==> flow/design.v <==
module TopLevel (
  input               io_start,
  input      [7:0]    io_input,
  output     [7:0]    io_output,
  input               clk,
  input               reset
);
  wire                _zz_1;
  wire                _zz_2;
  wire                _zz_3;
  reg        [7:0]    output_1;
  reg        [7:0]    m1_mat_0_0;
  reg        [7:0]    m1_mat_0_1;
  reg        [7:0]    m1_mat_0_2;
  reg        [7:0]    m1_mat_0_3;
  reg        [7:0]    m1_mat_1_0;
  reg        [7:0]    m1_mat_1_1;
  reg        [7:0]    m1_mat_1_2;
  reg        [7:0]    m1_mat_1_3;
  reg        [7:0]    m1_mat_2_0;
  reg        [7:0]    m1_mat_2_1;
  reg        [7:0]    m1_mat_2_2;
  reg        [7:0]    m1_mat_2_3;
  reg        [7:0]    m1_mat_3_0;
  reg        [7:0]    m1_mat_3_1;
  reg        [7:0]    m1_mat_3_2;
  reg        [7:0]    m1_mat_3_3;
  wire                fsm_wantExit;
  reg                 fsm_wantStart;
  reg        [7:0]    fsm_counter;
  reg        [2:0] fsm_stateReg;
  reg        [2:0] fsm_stateNext;
  assign _zz_1 = (fsm_counter == 8'h0f);
  assign _zz_2 = (fsm_counter == 8'h03);
  assign _zz_3 = (fsm_counter == 8'h0f);
  assign fsm_wantExit = 1'b0;
  always @ (*) begin
    fsm_wantStart = 1'b0;
    case(fsm_stateReg)
      3'b001 : begin
      end
      3'b010 : begin
      end
      3'b011 : begin
      end
      3'b100 : begin
      end
      default : begin
        fsm_wantStart = 1'b1;
      end
    endcase
  end
  assign io_output = output_1;
  always @ (*) begin
    fsm_stateNext = fsm_stateReg;
    case(fsm_stateReg)
      3'b001 : begin
        if(io_start)begin
          fsm_stateNext = 3'b010;
        end
      end
      3'b010 : begin
        if(_zz_1)begin
          fsm_stateNext = 3'b011;
        end
      end
      3'b011 : begin
        if(_zz_2)begin
          fsm_stateNext = 3'b100;
        end
      end
      3'b100 : begin
        if(_zz_3)begin
          fsm_stateNext = 3'b001;
        end
      end
      default : begin
      end
    endcase
    if(fsm_wantStart)begin
      fsm_stateNext = 3'b001;
    end
  end
  always @ (posedge clk or posedge reset) begin
    if (reset) begin
      fsm_counter <= 8'h0;
      fsm_stateReg <= 3'b000;
    end else begin
      fsm_stateReg <= fsm_stateNext;
      case(fsm_stateReg)
        3'b001 : begin
        end
        3'b010 : begin
          fsm_counter <= (fsm_counter + 8'h01);
          if(_zz_1)begin
            fsm_counter <= 8'h0;
          end
        end
        3'b011 : begin
          fsm_counter <= (fsm_counter + 8'h01);
          if(_zz_2)begin
            fsm_counter <= 8'h0;
          end
        end
        3'b100 : begin
          fsm_counter <= (fsm_counter + 8'h01);
          if(_zz_3)begin
            fsm_counter <= 8'h0;
          end
        end
        default : begin
        end
      endcase
    end
  end
  always @ (posedge clk) begin
    case(fsm_stateReg)
      3'b001 : begin
      end
      3'b010 : begin
        m1_mat_3_3 <= io_input;
        m1_mat_0_0 <= m1_mat_0_1;
        m1_mat_0_1 <= m1_mat_0_2;
        m1_mat_0_2 <= m1_mat_0_3;
        m1_mat_0_3 <= m1_mat_1_0;
        m1_mat_1_0 <= m1_mat_1_1;
        m1_mat_1_1 <= m1_mat_1_2;
        m1_mat_1_2 <= m1_mat_1_3;
        m1_mat_1_3 <= m1_mat_2_0;
        m1_mat_2_0 <= m1_mat_2_1;
        m1_mat_2_1 <= m1_mat_2_2;
        m1_mat_2_2 <= m1_mat_2_3;
        m1_mat_2_3 <= m1_mat_3_0;
        m1_mat_3_0 <= m1_mat_3_1;
        m1_mat_3_1 <= m1_mat_3_2;
        m1_mat_3_2 <= m1_mat_3_3;
      end
      3'b011 : begin
        m1_mat_1_0 <= m1_mat_0_0;
        m1_mat_1_1 <= m1_mat_0_1;
        m1_mat_1_2 <= m1_mat_0_2;
        m1_mat_1_3 <= m1_mat_0_3;
        m1_mat_2_0 <= m1_mat_1_0;
        m1_mat_2_1 <= m1_mat_1_1;
        m1_mat_2_2 <= m1_mat_1_2;
        m1_mat_2_3 <= m1_mat_1_3;
        m1_mat_3_0 <= m1_mat_2_0;
        m1_mat_3_1 <= m1_mat_2_1;
        m1_mat_3_2 <= m1_mat_2_2;
        m1_mat_3_3 <= m1_mat_2_3;
        m1_mat_0_0 <= m1_mat_3_0;
        m1_mat_0_1 <= m1_mat_3_1;
        m1_mat_0_2 <= m1_mat_3_2;
        m1_mat_0_3 <= m1_mat_3_3;
      end
      3'b100 : begin
        m1_mat_3_3 <= io_input;
        m1_mat_0_0 <= m1_mat_0_1;
        m1_mat_0_1 <= m1_mat_0_2;
        m1_mat_0_2 <= m1_mat_0_3;
        m1_mat_0_3 <= m1_mat_1_0;
        m1_mat_1_0 <= m1_mat_1_1;
        m1_mat_1_1 <= m1_mat_1_2;
        m1_mat_1_2 <= m1_mat_1_3;
        m1_mat_1_3 <= m1_mat_2_0;
        m1_mat_2_0 <= m1_mat_2_1;
        m1_mat_2_1 <= m1_mat_2_2;
        m1_mat_2_2 <= m1_mat_2_3;
        m1_mat_2_3 <= m1_mat_3_0;
        m1_mat_3_0 <= m1_mat_3_1;
        m1_mat_3_1 <= m1_mat_3_2;
        m1_mat_3_2 <= m1_mat_3_3;
        output_1 <= m1_mat_0_0;
      end
      default : begin
      end
    endcase
  end
endmodule
# Step by step through the tools: TopLevel
# Tool output for the design above, in the order of the flow.
# Lines are those of the file above, counted from 1.
# Library cell names are shortened.
# The mark n/a stands for no value.
[inputs] top_module="TopLevel" clock="clk" lib="sky130hd" corner="tt_025C_1v80"

# Elaborated design
# Source: Yosys, flattened and elaborated, memories not mapped. Widths are those after wreduce. Registers that Yosys merges into a memory's read port (data or address) are not register bits. Print and check cells do not count. Equal cells are merged and count once.
[word_totals] regBits=147 latch_bits=0 ramBits=0 rom_bits=0 clocked_rd_ports_x_width=0 memories=0 inputBits=11 out_inout_bits=8 word_cells=62
[op_classes] addsub=1 n_mul=0 n_div=0 compare=0 n_eq=10 shift=0 muxes=26 bitwise=0 n_reduce_logical=6
[op_table] cell="8-bit parallel mux with 2-bit select" n=17
[op_table] cell="8-bit two-way mux" n=2
[op_table] cell="3-bit two-way mux" n=5
[op_table] cell="3-bit parallel mux with 4-bit select" n=1
[op_table] cell="3-bit != test with constant B" n=3
[op_table] cell="8-bit by 1-bit adder with 8-bit output with constant B" n=1
[op_table] cell="8-bit by 2-bit == test with 1-bit output with constant B" n=1
[op_table] cell="8-bit by 4-bit == test with 1-bit output with constant B" n=1
[op_table] cell="3-bit by 2-bit == test with 1-bit output with constant B" n=2
[op_table] cell="5-bit AND reduction" n=1
[op_table] cell="5-bit nonzero test" n=1
[op_table] cell="4-bit OR reduction" n=1
[op_table] cell="3-bit by 1-bit == test with 1-bit output with constant B" n=1
[op_table] cell="3-bit by 2-bit != test with 1-bit output with constant B" n=1
[op_table] cell="3-bit == test with constant B" n=1
[op_table] cell="3-bit nonzero test" n=1
[op_table] cell="2-bit nonzero test" n=1
[op_table] cell="2-bit OR reduction" n=1
[op_table] cell="1-bit two-way mux" n=1

# Logic depth
# Yosys ltp: most cells in a row. Word level: on the elaborated netlist, between registers, memories and ports. Mapped: between sequential cells and ports; inverters and the memories' decode and read muxes count.
[depth] word_depth=5 abc_area=1 mapped_depth=8 mapped_depth_nobuf=8

# Mapped cells and area
# Yosys stat after the flow's synthesis: flattened, memories mapped to cells. It holds for the ABC_AREA given above (unset counts as 0); a run with the other value may have another netlist.
# The area totals of this step are shown rounded.
[types] cell_type="edfxtp_1" n=136 area_total_um2=4.08E+03
[types] cell_type="nand2_1" n=275 area_total_um2=1032.24
[types] cell_type="dfrtp_1" n=12 area_total_um2=300.288
[types] cell_type="o21ai_0" n=43 area_total_um2=215.206
[types] cell_type="inv_1" n=51 area_total_um2=191.434
[types] cell_type="o21ai_1" n=30 area_total_um2=150.144
[types] cell_type="buf_2" n=22 area_total_um2=110.106
[types] cell_type="nor2_1" n=12 area_total_um2=45.043
[types] cell_type="nand3_1" n=6 area_total_um2=30.029
[types] cell_type="dfstp_2" n=1 area_total_um2=26.275
[types] cell_type="nand4_1" n=3 area_total_um2=18.768
[types] cell_type="xor2_1" n=2 area_total_um2=17.517
[types] cell_type="a21oi_1" n=3 area_total_um2=15.014
[types] cell_type="clkbuf_1" n=4 area_total_um2=15.014
[types] cell_type="ha_1" n=1 area_total_um2=12.512
[types] cell_type="buf_6" n=1 area_total_um2=11.261
[types] cell_type="nor2_4" n=1 area_total_um2=11.261
[types] cell_type="buf_4" n=1 area_total_um2=7.507
# Not listed: further types 6, cells in them 6.
[mapped] stdcells=610 mapped_area_um2=6320 sequential_area_um2=4410 ffs=149 buf_cells=29

# Path before layout
# Source: OpenSTA report_checks on the synthesized netlist (no wires, ideal clock, input and output delay 20% of the period each), path of least setup slack; recovery checks are left aside. Register names are those of the netlist, which keeps one name where synthesis merged equal registers.
[synth_timing] path_kind="register to register" startpoint="reg fsm_stateReg" endpoint="reg fsm_counter[7]" period_ns=7.91 setup_time_ns=0.125 t_first_pin_ns=0.000 arrival_ns=2.856 required_ns=7.785 setup_slack_ns=4.929 delay_ns=2.981 path_stages=6 path_buffers=0 synth_period_reached_ns=2.981
# "delay_ns" = arrival - input delay + setup time.
# "path_stages": output pins that drive a net of the path, with the launching flip-flop's if there is one; two outputs of one cell count as two.
# "synth_period_reached_ns" = period - worst setup slack (recovery checks aside). The figure is calculated, with input and output delays left at 20% of the set period.
# Where an end lacks its bit number, it is one bit of the signal, or one of the new flip-flops if synthesis recoded a state register.
# A register here has more assigning lines than the two given.
[synth_between] path_cell_list="dfrtp_1 > nor2_4 > nand2_2 > nand3_1 > nor3_1 > nor2_1"
[synth_lines] element="start: declaration" line_no=31 rtl="reg        [2:0] fsm_stateReg;"
[synth_lines] element="start: assignment" line_no=87 rtl="fsm_stateReg <= 3'b000;"
[synth_lines] element="start: assignment" line_no=89 rtl="fsm_stateReg <= fsm_stateNext;"
[synth_lines] element="end: assignment" line_no=94 rtl="fsm_counter <= (fsm_counter + 8'h01);"
[synth_lines] element="end: assignment" line_no=100 rtl="fsm_counter <= (fsm_counter + 8'h01);"
[synth_lines] element="end: declaration" line_no=30 rtl="reg        [7:0]    fsm_counter;"
# Chain of elaborated cells between the ends: none given.

# Worst path after layout
# From the final timing report of entry A: the path of least setup slack in the routed layout; clock arrival at registers is part of the times.
[layout_timing] path_kind="register to register" startpoint="reg fsm_stateReg" endpoint="reg m1_mat_0_0[4]" period_ns=6.65 setup_time_ns=0.28 t_first_pin_ns=0.42 arrival_ns=2.92 required_ns=6.79 setup_slack_ns=3.86 path_stages=7 path_buffers=2
# Where an end lacks its bit number, it is one bit of the signal, or one of the new flip-flops if synthesis recoded a state register.
# A register here has more assigning lines than the two given.
[layout_between] path_cell_list="dfrtp_1 > nor2_4 > buf_4 > clkinv_2 > buf_4 > nand2_1 > o21ai_1"
[layout_lines] element="start: declaration" line_no=31 rtl="reg        [2:0] fsm_stateReg;"
[layout_lines] element="start: assignment" line_no=87 rtl="fsm_stateReg <= 3'b000;"
[layout_lines] element="start: assignment" line_no=89 rtl="fsm_stateReg <= fsm_stateNext;"
[layout_lines] element="end: assignment" line_no=122 rtl="m1_mat_0_0 <= m1_mat_0_1;"
[layout_lines] element="end: assignment" line_no=151 rtl="m1_mat_0_0 <= m1_mat_3_0;"
[layout_lines] element="end: declaration" line_no=12 rtl="reg        [7:0]    m1_mat_0_0;"
# Chain of elaborated cells between the ends: none given.

# Flow runs of TopLevel

Measured results for TopLevel: 2 stored runs of the Yosys and OpenROAD flow on sky130hd. The settings differ; the order carries no meaning. The constraints put input and output delay at 20% of the set period each and load the outputs with 0.01 pF.
"achieved clock period" = clock period - worst setup slack. The figure is calculated, with input and output delays left at 20% of the set period.
"worst setup path time" is the time allowed to the run's worst setup path (the clock period less input and output delay, where it has them) less its slack. Clock arrival times count: a late capture clock shortens it, a late launch clock lengthens it.
"power" rests on the timing tool's default activity at the inputs, not on a simulated workload.
The results are shown rounded.
[entry A] settings: period_ns=6.65, CORE_UTILIZATION=38, PLACE_DENSITY=0.61, CORE_MARGIN=2, CELL_PAD_IN_SITES_DETAIL_PLACEMENT=0, TNS_END_PERCENT=90, ABC_AREA=1, GPL_TIMING_DRIVEN=1, GPL_ROUTABILITY_DRIVEN=0, CTS_CLUSTER_SIZE=77, CTS_CLUSTER_DIAMETER=289, CAP_MARGIN=25, SLEW_MARGIN=20
[entry A] result: chip area after synthesis (Yosys) 6320 um^2, die area 17700 um^2, standard-cell area of the final layout 7190 um^2, utilization 0.438, worst setup slack after layout 3.86 ns, worst hold slack 0.455 ns, power 3.49 mW, achieved clock period 2.785 ns, worst setup path time 2.79 ns, worst setup path kind register to register
[entry B] settings: period_ns=2.7, CORE_UTILIZATION=43, SETUP_SLACK_MARGIN=0.51, PLACE_DENSITY_LB_ADDON=0.07, CELL_PAD_IN_SITES_GLOBAL_PLACEMENT=0, CELL_PAD_IN_SITES_DETAIL_PLACEMENT=0, ABC_AREA=0, GPL_TIMING_DRIVEN=1, CTS_CLUSTER_SIZE=71, MAX_ROUTING_LAYER=met5, CAP_MARGIN=20, CORE_MARGIN=2, SLEW_MARGIN=20
[entry B] result: chip area after synthesis (Yosys) 6310 um^2, die area 15700 um^2, standard-cell area of the final layout 7260 um^2, utilization 0.503, worst setup slack after layout 0.794 ns, worst hold slack 0.446 ns, power 9.08 mW, achieved clock period 1.906 ns, worst setup path time 1.91 ns, worst setup path kind register to register
