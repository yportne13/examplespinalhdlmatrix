==> flow/design.v <==
module testMixed (
  input      [3:0]    io_din,
  input      [2:0]    io_addw,
  input      [2:0]    io_addr,
  output     [3:0]    io_dout,
  input               clk,
  input               reset
);
  reg        [3:0]    _zz_1;
  wire                _zz_2;
  wire                _zz_3;
  reg [3:0] ram [0:7];
  assign _zz_2 = 1'b1;
  assign _zz_3 = 1'b1;
  always @ (posedge clk) begin
    if(_zz_2) begin
      ram[io_addw] <= io_din;
    end
  end
  always @ (posedge clk) begin
    if(_zz_3) begin
      _zz_1 <= ram[io_addr];
    end
  end
  assign io_dout = _zz_1;
endmodule
# Step by step through the tools: testMixed
# The steps from the RTL of testMixed to its reports follow in flow order.
# Lines are those of the file above, counted from 1.
# Library cell names are shortened.
# Not given: -
# design
top	testMixed
clock	clk
library	sky130hd
corner	tt_025C_1v80

# After elaboration
# Yosys after proc, flatten, opt, wreduce and memory -nomap, before mapping. Enables and synchronous resets that opt folds into registers are not counted as muxes. Memory bits, and registers merged into a memory's read port (data or address), are not among the register bits. Print and check cells are not counted. Equal cells are merged and count once.
# Yosys's memory passes give these memory sizes; they may raise the number of words (mostly to a power of two), join words into wider ones and drop unused or constant bits.
# word_totals
regBits	0
ramBits	32
clocked_rd_ports_x_width	4
mem_count	1
inputBits	12
out_inout_bits	4
# mem_list
name	words	word_bits	read_ports	wr	line_no	source
ram	8	4	1	1	12	reg [3:0] ram [0:7];

# Depth
# Yosys ltp: most cells in a row. Word level: on the elaborated netlist, between registers, memories and ports. Mapped: between sequential cells and ports; inverters and the memories' decode and read muxes count.
# logic_depth
ltp_word	0
abc_area	0
ltp_mapped	3

# Mapped cells and area
# Yosys stat after the flow's synthesis: flattened, memories mapped to cells. It holds for the ABC_AREA given above (unset counts as 0); a run with the other value may have another netlist.
# The area totals of this step are shown rounded.
# types
type	n	type_area_um2
edfxtp_1	32	960.922
mux4_1	8	210.202
dfxtp_1	4	80.077
mux2_2	4	45.043
nor3b_1	3	22.522
and3b_1	2	17.517
buf_6	1	11.261
and3_1	1	6.256
nor3_1	1	5.005
clkbuf_1	1	3.754
nand2_1	1	3.754
nor2_1	1	3.754
# synth_totals
mapped_cells	59
synth_area_mm2	0.00137
ffs	36
n_buf	2

# Worst setup path after synthesis
# OpenSTA on the mapped netlist: ideal clock, no wires. The path of least setup slack (recovery checks aside). Input and output delay are each 20% of the period. Register names are those of the netlist, which keeps one name where synthesis merged equal registers.
# synth_timing
path_type	input port to flip-flop
startpoint	in io_addr[0]
endpoint	reg _zz_1[0]
clock_period_ps	1600
input_delay_ps	320
setup_time_ps	121
arrival_time_ps	1216
required_ps	1479
path_slack_ps	264
delay_ps	1017
stages	3
path_buffers	1
period_less_setup_slack_ps	1336
# "delay_ps" = arrival - input delay + setup time.
# "stages" counts driving pins, that of a launching flip-flop among them; a cell with two outputs on the path counts twice.
# "period_less_setup_slack_ps" is the clock period less the worst setup slack; recovery checks do not enter. This is arithmetic on one report: input and output delays are still those of the set period (20% each).
# synth_between
cell_sequence	buf_6 mux4_1 mux2_2
# synth_rtl
item	line_no	source
start, declared	4	input      [2:0]    io_addr,
end, declared	9	reg        [3:0]    _zz_1;
# No chain of elaborated cells between the ends is given.

# Worst path after layout
# Path of least setup slack in the final report of run 1 (OpenROAD, finished layout, wires in). Where an end is a register, its clock arrival counts in the times.
# The report prints the path's times to 10 ps; the period is as set.
# layout_timing
path_type	flip-flop to flip-flop
startpoint	mem ram[3][1]
endpoint	reg _zz_1[1]
clock_period_ps	1450
setup_time_ps	100
arrival_time_ps	1510
required_ps	1680
path_slack_ps	180
stages	3
path_buffers	0
# layout_between
cell_sequence	edfxtp_1 mux4_1 mux2_2
# layout_rtl
item	line_no	source
start, declared	12	reg [3:0] ram [0:7];
end, declared	9	reg        [3:0]    _zz_1;
# No chain of elaborated cells between the ends is given.

# testMixed through Yosys and OpenROAD on sky130hd: 2 stored runs, unordered, with their settings and measured results. The constraints put input and output delay at 20% of the set period each and load the outputs with 0.01 pF.
# "achievedPeriod_ps" = clock period - worst setup slack. The figure is calculated, with input and output delays left at 20% of the set period.
# "worst_setup_path_time_ps": the worst setup path's part of the clock period (all of it between registers, 20% less for each end at a port) less its slack. A launch clock that arrives late makes it longer, a capture clock that arrives late makes it shorter.
# "final_power_w" is the tool's figure for a default switching activity; nothing was simulated.
# "worst_setup_path_time_ps" is given in steps of 10 ps.
# Results are given in rounded form.
# Among the settings, n/a means not set for that run.
setting or result,run 1,run 2
period_ns,1.45,1.16
SETUP_SLACK_MARGIN,0.1,0.1
CAP_MARGIN,20,20
CORE_MARGIN,2,2
CORE_UTILIZATION,40,24
SLEW_MARGIN,20,20
CELL_PAD_IN_SITES_GLOBAL_PLACEMENT,n/a,1
CELL_PAD_IN_SITES_DETAIL_PLACEMENT,n/a,0
GPL_TIMING_DRIVEN,n/a,0
GPL_ROUTABILITY_DRIVEN,n/a,1
CTS_CLUSTER_SIZE,n/a,70
MIN_ROUTING_LAYER,n/a,met2
synth_chip_area_mm2,0.00137,0.00137
die_area_mm2,0.00391,0.00633
finish.stdcell_area_mm2,0.00167,0.00172
post_route_util_pct,50.4,31.3
final_setup_ws_ps,175,-70
tns_ps,0,-195
final_hold_ws_ps,688,436
final_power_w,0.00187,0.00265
achievedPeriod_ps,1275,1230
worst_setup_path_time_ps,1270,1230
critical_path_kind,flip-flop to flip-flop,flip-flop to flip-flop
